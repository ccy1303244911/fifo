==> flow/design.v <==
module FIFO_sync
(
    input wire       clk,
    input wire       rst,
    input wire       wr_en,      
    input wire [7:0] din,        
    input wire       rd_en,      
    output reg       valid,      
    output reg [7:0] dout,       
    output reg       empty,      
    output reg       full        
    );
reg [7:0] FIFO[15:0] ;   
reg [3:0] wr_ptr;        
reg [3:0] rd_ptr;        
reg [7:0] din_reg;
reg [7:0] dout_reg;
reg almost_full;     
reg almost_empty;    
always @(posedge clk or posedge rst) 
begin
    if (rst) 
    begin
        din_reg<=0;    
    end
    else
        din_reg<=din;
end
always @(posedge clk or posedge rst) 
begin
    if (rst) 
    begin
        wr_ptr<=0;    
    end    
    else if (wr_en&&!full)  
    begin
        wr_ptr<=wr_ptr+1;    
    end
    else if (wr_ptr==15&&rd_en&&wr_en)  
    begin
        wr_ptr<=0;    
    end
    else if (empty) 
    begin   
        wr_ptr<=wr_ptr;               
    end
end
always @(posedge clk or posedge rst) 
begin
    if (rst) 
    begin
        rd_ptr<=0;    
    end    
    else if (rd_en&&!empty)  
    begin
        rd_ptr<=rd_ptr+1;    
    end
    else if (rd_ptr==15&&wr_en&&rd_en)   
    begin
        rd_ptr<=0;    
    end
    else if (full) 
    begin
        rd_ptr<=rd_ptr;          
    end
end
always @(posedge clk or posedge rst) 
begin
    if (rst) 
    begin
        almost_empty<=1;    
    end      
    else if ((wr_ptr==(rd_ptr+1))&&!wr_en&&rd_en)   
    begin
        almost_empty<=1;
    end
    else if (wr_en) 
    begin
        almost_empty<=0;    
    end
end
always @(posedge clk or posedge rst) 
begin
    if (rst) 
    begin
        almost_full<=0;    
    end     
    else if (((((wr_ptr+1)==rd_ptr)&&rd_ptr)||(wr_ptr==14&&rd_ptr==0))&&!rd_en&&wr_en) 
    begin    
        almost_full<=1;     
    end
    else if (rd_en) 
    begin
        almost_full<=0;    
    end
end
always @(posedge clk or posedge rst) 
begin
    if (rst) 
    begin
        empty<=1;    
    end    
    else if (wr_ptr==rd_ptr&&!wr_en&&rd_en)     
    begin
        empty<=1;    
    end
    else if (wr_en) 
    begin
        empty<=0;    
    end
end
always @(posedge clk or posedge rst) 
begin
    if (rst) 
    begin
        full<=0;    
    end    
    else if ((((wr_ptr==rd_ptr)&&rd_ptr)||(wr_ptr==15&&rd_ptr==0))&&!rd_en&&wr_en)       
    begin
        full<=1;    
    end
    else if (rd_en) 
    begin
        full<=0;    
    end
end
integer i;
always @(posedge clk or posedge rst) 
begin
    if (rst) 
    begin 
        for (i=0;i<=15;i=i+1) 
        begin
            FIFO[i]<=0;    
        end
    end    
    else if (wr_en&&!full) 
    begin
        FIFO[wr_ptr]<=din_reg;
    end
end
always @(posedge clk or posedge rst) 
begin
    if (rst) 
    begin
        dout_reg<=0;    
    end    
    else if (rd_en&!empty) 
    begin
        dout_reg<=FIFO[rd_ptr];    
    end
end
always @(posedge clk or posedge rst) 
begin
    if (rst) 
    begin
        valid<=0;    
    end    
    else if (rd_en&!empty) 
    begin
        valid<=1;    
    end
end
always @(posedge clk or posedge rst) 
begin
    if (rst) 
    begin
        dout<=0;
    end  
    else 
        dout<=dout_reg;
end
endmodule
# Tool chain data of FIFO_sync
# Tool output for the design above, in the order of the flow.
# Line numbers count from 1 in the design file above.
# The mark n/a stands for no value.
[inputs]
top = "FIFO_sync"
clock = "clk"
library = "sky130hd"
lib_corner = "tt_025C_1v80"

# Elaborated design
# Source: Yosys, flattened and elaborated. Widths are those after wreduce. Registers that Yosys merges into a memory's read port (data or address) are not register bits. Print and check cells do not count. Equal cells are merged and count once.
[op_classes]
n_addsub = 2
n_eq = 31
mux = 9
n_logic = 1
n_reduce_logical = 39
[ops]
columns = ["cell", "count"]
rows = [
  ["case mux 8 bit (select 16 bit)", 1],
  ["equality test 4 bit with constant B", 16],
  ["AND reduction 2 bit", 16],
  ["equality test 4 x 3 -> 1 bit with constant B", 8],
  ["equality test 4 x 2 -> 1 bit with constant B", 4],
  ["2-to-1 mux 4 bit", 4],
  ["logical AND 1 bit", 11],
  ["nonzero test 2 bit", 4],
  ["adder 4 x 1 -> 4 bit with constant B", 2],
  ["equality test 4 x 1 -> 1 bit with constant B", 2],
  ["zero test 4 bit", 2],
  ["logical AND 1 x 4 -> 1 bit", 1],
  ["zero test 1 bit", 4],
  ["equality test 4 bit", 1],
  ["2-to-1 mux 1 bit", 4],
  ["AND 1 bit", 1],
  ["logical OR 1 bit", 1],
]
[bits]
ff_bits = 163
in_bits = 12
output_inout_bits = 11

# Longest topological paths
# Yosys ltp: most cells in a row. Word level: on the elaborated netlist, between registers, memories and ports. Mapped: between sequential cells and ports; inverters and the memories' decode and read muxes count.
[logic_depth]
word_depth = 6
abc_area = 0
mapped_depth = 8
mapped_depth_nobuf = 6

# After synthesis
# The flow's flattened synthesis, as Yosys stat reports it; memories are mapped. The netlist is that of the ABC_AREA named above (0 if unset); the other value can give another one.
[synth_totals]
stdcells = 557
yosys_area_um2 = 7264.5
seq_area_um2 = 4080.2
ffs = 163
n_buf = 38
[by_type]
columns = ["type", "count", "type_area_um2"]
rows = [
  ["sky130_fd_sc_hd__dfrtp_1", 162, 4.05E+03],
  ["sky130_fd_sc_hd__mux2_2", 120, 1.35E+03],
  ["sky130_fd_sc_hd__mux2i_1", 12, 120.115],
  ["sky130_fd_sc_hd__a21oi_1", 20, 100.096],
  ["sky130_fd_sc_hd__ha_1", 8, 100.096],
  ["sky130_fd_sc_hd__a22oi_1", 13, 97.594],
  ["sky130_fd_sc_hd__mux2_1", 8, 90.086],
  ["sky130_fd_sc_hd__o21ai_0", 18, 90.086],
  ["sky130_fd_sc_hd__buf_2", 17, 85.082],
  ["sky130_fd_sc_hd__a31oi_1", 12, 75.072],
  ["sky130_fd_sc_hd__nand2_1", 20, 75.072],
  ["sky130_fd_sc_hd__nand2_2", 12, 75.072],
  ["sky130_fd_sc_hd__a22o_1", 8, 70.067],
  ["sky130_fd_sc_hd__o2bb2ai_1", 8, 70.067],
  ["sky130_fd_sc_hd__a221oi_1", 7, 61.309],
  ["sky130_fd_sc_hd__a222oi_1", 6, 60.058],
  ["sky130_fd_sc_hd__clkbuf_1", 16, 60.058],
  ["sky130_fd_sc_hd__nand3_1", 10, 50.048],
]
# Other cell types: 30; their cells: 80.

# Worst setup path after synthesis
# OpenSTA on the mapped netlist: ideal clock, no wires. The path of least setup slack (recovery checks aside). Input and output delay are each 20% of the period. Register names are those of the netlist, which keeps one name where synthesis merged equal registers.
[synth_timing]
path_kind = "register to register"
startpoint = "register rd_ptr[0]"
endpoint = "register dout_reg[6]"
tclk_ps = 3060
setup_ps = 131
launch_ps = 0
t_arrival_ps = 1636
required_ps = 2929
setup_slack_ps = 1293
delay_ps = 1767
driving_pins = 9
synth_period_reached_ps = 1767
# "delay_ps" = arrival - input delay + setup time.
# "driving_pins": output pins that drive a net of the path, with the launching flip-flop's if there is one; two outputs of one cell count as two.
# "synth_period_reached_ps" = period - worst setup slack (recovery checks aside). The figure is calculated, with input and output delays left at 20% of the set period.
# Between the ends stands the longest chain of elaborated cells between them, by number of cells; it is not shown to be the way that was timed. Of several equally long chains one is given.
# Each line given opens the expression or statement behind the cell; cells for indexed reads and writes are added by Yosys, which also makes memories of some case tables.
# A register here has more assigning lines than the two given.
[synth_via]
path_cell_list = "sky130_fd_sc_hd__dfrtp_1 > sky130_fd_sc_hd__inv_1 > sky130_fd_sc_hd__ha_1 > sky130_fd_sc_hd__buf_2 > sky130_fd_sc_hd__buf_2 > sky130_fd_sc_hd__a222oi_1 > sky130_fd_sc_hd__nand2_1 > sky130_fd_sc_hd__a32oi_1 > sky130_fd_sc_hd__a31oi_1"
elab_chain_cells = 2
cone_cells = 17
cone_classes = "eq/ne: 15; mux: 1; reduce/logical: 1"
[synth_rtl]
columns = ["item", "line", "rtl"]
rows = [
  ["from (decl)", 15, "reg [3:0] rd_ptr;"],
  ["from (assign)", 56, "rd_ptr<=rd_ptr+1;"],
  ["from (assign)", 64, "rd_ptr<=rd_ptr;"],
  ["equality test 4 bit", 150, "dout_reg<=FIFO[rd_ptr];"],
  ["case mux 8 bit (select 16 bit)", 150, ""],
  ["to (assign)", 146, "dout_reg<=0;"],
  ["to (assign)", 150, ""],
  ["to (decl)", 17, "reg [7:0] dout_reg;"],
]

# Path in the finished layout
# Path of least setup slack in the final report of run 1 (OpenROAD, finished layout, wires in). Where an end is a register, its clock arrival counts in the times.
# The report prints the path's times to 10 ps; the period is as set.
[layout_timing]
path_kind = "register to register"
startpoint = "register rd_ptr[1]"
endpoint = "register dout_reg[5]"
tclk_ps = 1190
setup_ps = 120
launch_ps = 430
t_arrival_ps = 2200
required_ps = 1500
setup_slack_ps = -700
driving_pins = 8
# Between the ends stands the longest chain of elaborated cells between them, by number of cells; it is not shown to be the way that was timed. Of several equally long chains one is given.
# A register here has more assigning lines than the two given.
[layout_via]
path_cell_list = "sky130_fd_sc_hd__dfrtp_2 > sky130_fd_sc_hd__inv_2 > sky130_fd_sc_hd__ha_4 > sky130_fd_sc_hd__buf_12 > sky130_fd_sc_hd__a222oi_1 > sky130_fd_sc_hd__a211oi_2 > sky130_fd_sc_hd__a21oi_2 > sky130_fd_sc_hd__a31oi_1"
elab_chain_cells = 2
cone_cells = 17
cone_classes = "eq/ne: 15; mux: 1; reduce/logical: 1"
[layout_rtl]
columns = ["item", "line", "rtl"]
rows = [
  ["from (decl)", 15, "reg [3:0] rd_ptr;"],
  ["from (assign)", 56, "rd_ptr<=rd_ptr+1;"],
  ["from (assign)", 64, "rd_ptr<=rd_ptr;"],
  ["equality test 4 bit", 150, "dout_reg<=FIFO[rd_ptr];"],
  ["case mux 8 bit (select 16 bit)", 150, ""],
  ["to (assign)", 146, "dout_reg<=0;"],
  ["to (assign)", 150, ""],
  ["to (decl)", 17, "reg [7:0] dout_reg;"],
]

# Stored flow runs of FIFO_sync (2 of them; Yosys, OpenROAD, sky130hd). They differ in their settings and are not a sequence. Constraints: input delay and output delay 20% of the set period each, output load 0.01 pF.
# "achieved_period_ps" = clock period - worst setup slack. The figure is calculated, with input and output delays left at 20% of the set period.

[[run]]
name = "run 1"
[run.settings]
period_ns = 1.19
CAP_MARGIN = 20
CORE_MARGIN = 2
CORE_UTILIZATION = 40
SLEW_MARGIN = 20
[run.results]
yosys.chip_area_um2 = 7264.5
die_um2 = 19255.7
finalUtil_pct = 55.4
fin_ws_ps = -697
setup_tns_ps = -48805
achieved_period_ps = 1887

[[run]]
name = "run 2"
[run.settings]
period_ns = 2.34
CORE_UTILIZATION = 44
SETUP_SLACK_MARGIN = 0.59
PLACE_DENSITY = 0.48
CORE_MARGIN = 3
TNS_END_PERCENT = 50
ABC_AREA = 1
CTS_CLUSTER_SIZE = 39
SLEW_MARGIN = 35
CAP_MARGIN = 20
[run.results]
yosys.chip_area_um2 = 7484.7
die_um2 = 18611.8
finalUtil_pct = 54.4
fin_ws_ps = 471
setup_tns_ps = 0
achieved_period_ps = 1869
